==> flow/design.v <==
`timescale 1ps/1ps
module exponent_accelerator (input logic clk, input logic reset_n,
                  input logic [3:0] address,
                  input logic read, output logic [31:0] readdata,
                  input logic write, input logic [31:0] writedata, 
                  output logic [7:0] exp_ledr, output logic [7:0] exp_hex);
endmodule: exponent_accelerator
module exponent (clock, reset_n, enable, x, a, p, ready); 
    input logic clock, reset_n, enable;
    input logic [31:0] x, a;
    output logic [31:0] p;
    output logic ready;
    logic [31:0] base, exp;
    enum {IDLE, COMPUTE, DONE} state;
    always @(posedge clock) begin
        if (!reset_n) begin
            state <= IDLE;
            p <= 1;
            ready <= 0;
        end else case (state)
            IDLE: begin
                ready <= 1;
                p <= 1;
                base <= 32'd0;
                exp <= 32'd0;
                if (enable) begin
                    ready <= 0;  
                    state <= COMPUTE;
                    base <= x;
                    exp <= a;
                end else begin
                    state <= IDLE;
                end
            end
            COMPUTE: begin
                if (exp != 0) begin
                    p <= p * base;
                    exp <= exp - 32'd1;
                    state <= COMPUTE;
                end else begin
                    state <= DONE;
                end
            end
            DONE: begin
                if (!ready) begin
                    ready <= 1; 
                    state <= DONE;
                end else begin
                    state <= IDLE;
                end 
            end
        endcase
    end
endmodule: exponent
# Tool chain data of exponent
# The steps from the RTL of exponent to its reports follow in flow order.
# Lines are those of the file above, counted from 1.
# Operators: Yosys type, input widths -> output width; for muxes data width and select width s.
# Not given: n/a
[inputs]
top = "exponent"
clk_port = "clock"
cell_library = "sky130hd"
corner = "tt_025C_1v80"

# Elaborated design
# Source: Yosys, flattened and elaborated, memories not mapped. Widths are those after wreduce. Registers that Yosys merges into a memory's read port (data or address) are not register bits. Print and check cells do not count. Equal cells are merged and count once.
[word_totals]
register_bits = 129
in_bits = 67
word_cells = 29
[op_classes]
addsub = 1
multipliers = 1
eq_ne = 3
n_mux = 11
reduce_logical = 8
[op_table]
columns = ["operator", "count"]
rows = [
  ["$mul 32x32->32", 1],
  ["$pmux 32 s2", 2],
  ["$pmux 32 s3", 1],
  ["$mux 32", 3],
  ["$sub 32x1->32 const B", 1],
  ["$eq 32x1->1 const B", 1],
  ["$eq 32x2->1 const B", 1],
  ["$logic_not 32->1", 1],
  ["$reduce_bool 32->1", 1],
  ["$reduce_and 2->1", 2],
  ["$reduce_bool 2->1", 2],
  ["$mux 2", 2],
  ["$reduce_and 3->1", 1],
  ["$reduce_bool 3->1", 1],
  ["$ne 2x2->1 const B", 1],
  ["$pmux 1 s2", 1],
  ["$mux 1", 2],
]

# Longest topological paths
# Yosys ltp: most cells in a row. Word level: on the elaborated netlist, between registers, memories and ports. Mapped: between sequential cells and ports; inverters and the memories' decode and read muxes count.
[depth]
depth_word = 3
ABC_AREA = 0
depth_mapped = 27

# Netlist
# The flow's flattened synthesis, as Yosys stat reports it; memories are mapped. The netlist is that of the ABC_AREA named above (0 if unset); the other value can give another one.
# Totals and module areas in this step are rounded.
[by_type]
columns = ["type", "count", "area_total_um2"]
rows = [
  ["sky130_fd_sc_hd__fa_1", 408, 8.17E+03],
  ["sky130_fd_sc_hd__and2_1", 343, 2.15E+03],
  ["sky130_fd_sc_hd__edfxtp_1", 64, 1.92E+03],
  ["sky130_fd_sc_hd__ha_1", 124, 1.55E+03],
  ["sky130_fd_sc_hd__inv_1", 389, 1460.15],
  ["sky130_fd_sc_hd__nand2_1", 268, 1.01E+03],
  ["sky130_fd_sc_hd__dfxtp_1", 36, 720.691],
  ["sky130_fd_sc_hd__xnor2_1", 77, 674.397],
  ["sky130_fd_sc_hd__clkbuf_1", 102, 382.867],
  ["sky130_fd_sc_hd__xor2_1", 33, 289.027],
  ["sky130_fd_sc_hd__o21ai_0", 44, 220.211],
  ["sky130_fd_sc_hd__nor2_1", 55, 206.448],
  ["sky130_fd_sc_hd__a22oi_1", 19, 142.637],
  ["sky130_fd_sc_hd__a21oi_1", 21, 105.101],
  ["sky130_fd_sc_hd__a21o_1", 12, 90.086],
  ["sky130_fd_sc_hd__or3_1", 9, 56.304],
  ["sky130_fd_sc_hd__nor3_1", 11, 55.053],
  ["sky130_fd_sc_hd__o21a_1", 6, 45.043],
]
# Other cell types: 41; their cells: 86.
[mapped]
cell_count = 2107
yosys_area_um2 = 19900
seqArea_um2 = 2640
ffs = 100
buf_cells = 107

# Worst setup path after synthesis
# OpenSTA on the mapped netlist: ideal clock, no wires. The path of least setup slack (recovery checks aside). Input and output delay are each 20% of the period. Register names are those of the netlist, which keeps one name where synthesis merged equal registers.
[synth_path]
path_type = "reg-to-reg"
startpoint = "register p[13]"
endpoint = "register p[28]"
tclk_ns = 8.03
setup_ns = 0.117
launch_ns = 0.000
arrival_ns = 6.989
t_required_ns = 7.913
path_slack_ns = 0.923
delay_ns = 7.106
stages = 24
path_buffers = 2
synth_period_reached_ns = 7.107
# "delay_ns" is the arrival time less input delay plus setup time.
# "stages": output pins that drive a net of the path, with the launching flip-flop's if there is one; two outputs of one cell count as two.
# "synth_period_reached_ns" = period - worst setup slack (recovery checks aside). The figure is calculated, with input and output delays left at 20% of the set period.
# The rows between start and end are the longest chain of elaborated cells between them; the timing report does not say that the signal goes this way. Where chains are equally long, one stands for them.
# Each line given opens the expression or statement behind the cell; cells for indexed reads and writes are added by Yosys, which also makes memories of some case tables.
# At most two assigning lines are given for a register; there are more.
[synth_between]
path_cell_list = "sky130_fd_sc_hd__dfxtp_1 > sky130_fd_sc_hd__clkbuf_1 > sky130_fd_sc_hd__clkbuf_1 > sky130_fd_sc_hd__and2_1 > sky130_fd_sc_hd__fa_1 > sky130_fd_sc_hd__fa_1 > sky130_fd_sc_hd__fa_1 > sky130_fd_sc_hd__inv_1 > sky130_fd_sc_hd__fa_1 > sky130_fd_sc_hd__inv_1 > sky130_fd_sc_hd__fa_1 > sky130_fd_sc_hd__fa_1 > sky130_fd_sc_hd__fa_1 > sky130_fd_sc_hd__fa_1 > sky130_fd_sc_hd__ha_1 > sky130_fd_sc_hd__a21o_1 > sky130_fd_sc_hd__a21o_1 > sky130_fd_sc_hd__a21oi_1 > sky130_fd_sc_hd__o21ai_0 > sky130_fd_sc_hd__or3_1 > sky130_fd_sc_hd__o21ai_0 > sky130_fd_sc_hd__a21boi_0 > sky130_fd_sc_hd__or3_1 > sky130_fd_sc_hd__a32o_1"
elab_chain_len = 3
[synth_rtl]
columns = ["element", "line", "text"]
rows = [
  ["from (decl)", 11, "output logic [31:0] p;"],
  ["from (assign)", 18, "p <= 1;"],
  ["from (assign)", 37, "p <= p * base;"],
  ["$mul 32x32->32", 37, ""],
  ["$mux 32", 36, "if (exp != 0) begin"],
  ["$pmux 32 s2", 20, "end else case (state)"],
  ["to (assign)", 18, ""],
  ["to (assign)", 37, ""],
  ["to (decl)", 11, ""],
]

# Worst path after layout
# Path of least setup slack in the final report of run 1 (OpenROAD, finished layout, wires in). Where an end is a register, its clock arrival counts in the times.
[layout_path]
path_type = "reg-to-reg"
startpoint = "register p[16]"
endpoint = "register p[30]"
tclk_ns = 12.9
setup_ns = 0.10
launch_ns = 0.37
arrival_ns = 8.33
t_required_ns = 13.17
path_slack_ns = 4.84
stages = 20
path_buffers = 0
# The rows between start and end are the longest chain of elaborated cells between them; the timing report does not say that the signal goes this way. Where chains are equally long, one stands for them.
# At most two assigning lines are given for a register; there are more.
[layout_between]
path_cell_list = "sky130_fd_sc_hd__dfxtp_1 > sky130_fd_sc_hd__and2_1 > sky130_fd_sc_hd__fa_1 > sky130_fd_sc_hd__fa_1 > sky130_fd_sc_hd__fa_1 > sky130_fd_sc_hd__inv_1 > sky130_fd_sc_hd__fa_1 > sky130_fd_sc_hd__inv_1 > sky130_fd_sc_hd__fa_1 > sky130_fd_sc_hd__fa_1 > sky130_fd_sc_hd__fa_1 > sky130_fd_sc_hd__fa_1 > sky130_fd_sc_hd__ha_1 > sky130_fd_sc_hd__nand3_1 > sky130_fd_sc_hd__or3_1 > sky130_fd_sc_hd__o21ai_0 > sky130_fd_sc_hd__o21ai_0 > sky130_fd_sc_hd__a311o_1 > sky130_fd_sc_hd__a21o_1 > sky130_fd_sc_hd__a32o_1"
elab_chain_len = 3
[layout_rtl]
columns = ["element", "line", "text"]
rows = [
  ["from (decl)", 11, "output logic [31:0] p;"],
  ["from (assign)", 18, "p <= 1;"],
  ["from (assign)", 37, "p <= p * base;"],
  ["$mul 32x32->32", 37, ""],
  ["$mux 32", 36, "if (exp != 0) begin"],
  ["$pmux 32 s2", 20, "end else case (state)"],
  ["to (assign)", 18, ""],
  ["to (assign)", 37, ""],
  ["to (decl)", 11, ""],
]

# Record of 2 stored runs of the RTL-to-layout flow on exponent, platform sky130hd. The runs are unordered. Constraints: input delay and output delay 20% of the set period each, output load 0.01 pF.
# By "period_reached_ns" is meant the clock period of the run minus its worst setup slack. This is arithmetic on one report: input and output delays are still those of the set period (20% each).
# "total_power_uw" is the tool's figure for a default switching activity; nothing was simulated.
# The results are shown rounded.

[[run]]
name = "run 1"
[run.settings]
period_ns = 12.9
CORE_UTILIZATION = 33
PLACE_DENSITY_LB_ADDON = 0.18
CORE_ASPECT_RATIO = 1.22
TNS_END_PERCENT = 95
CAP_MARGIN = 0
SLEW_MARGIN = 35
MIN_ROUTING_LAYER = "met1"
CORE_MARGIN = 2
[run.results]
total_power_uw = 4220
yosys_chip_area_um2 = 19900
worst_hold_slack_ns = 0.507
total_negative_slack_ns = 0.000
period_reached_ns = 8.063
finish.utilization_pct = 37.0
setup_ws_ns = 4.84
design.die.area_um2 = 62300

[[run]]
name = "run 2"
[run.settings]
period_ns = 8.81
CORE_UTILIZATION = 68
SETUP_SLACK_MARGIN = 1.37
CELL_PAD_IN_SITES_GLOBAL_PLACEMENT = 0
CELL_PAD_IN_SITES_DETAIL_PLACEMENT = 0
ABC_AREA = 1
GPL_TIMING_DRIVEN = 0
MIN_ROUTING_LAYER = "met1"
MAX_ROUTING_LAYER = "met5"
CAP_MARGIN = 20
CORE_MARGIN = 2
SLEW_MARGIN = 20
[run.results]
total_power_uw = 9380
yosys_chip_area_um2 = 21500
worst_hold_slack_ns = 0.501
total_negative_slack_ns = 0.000
period_reached_ns = 7.336
finish.utilization_pct = 75.2
setup_ws_ns = 1.47
design.die.area_um2 = 33000
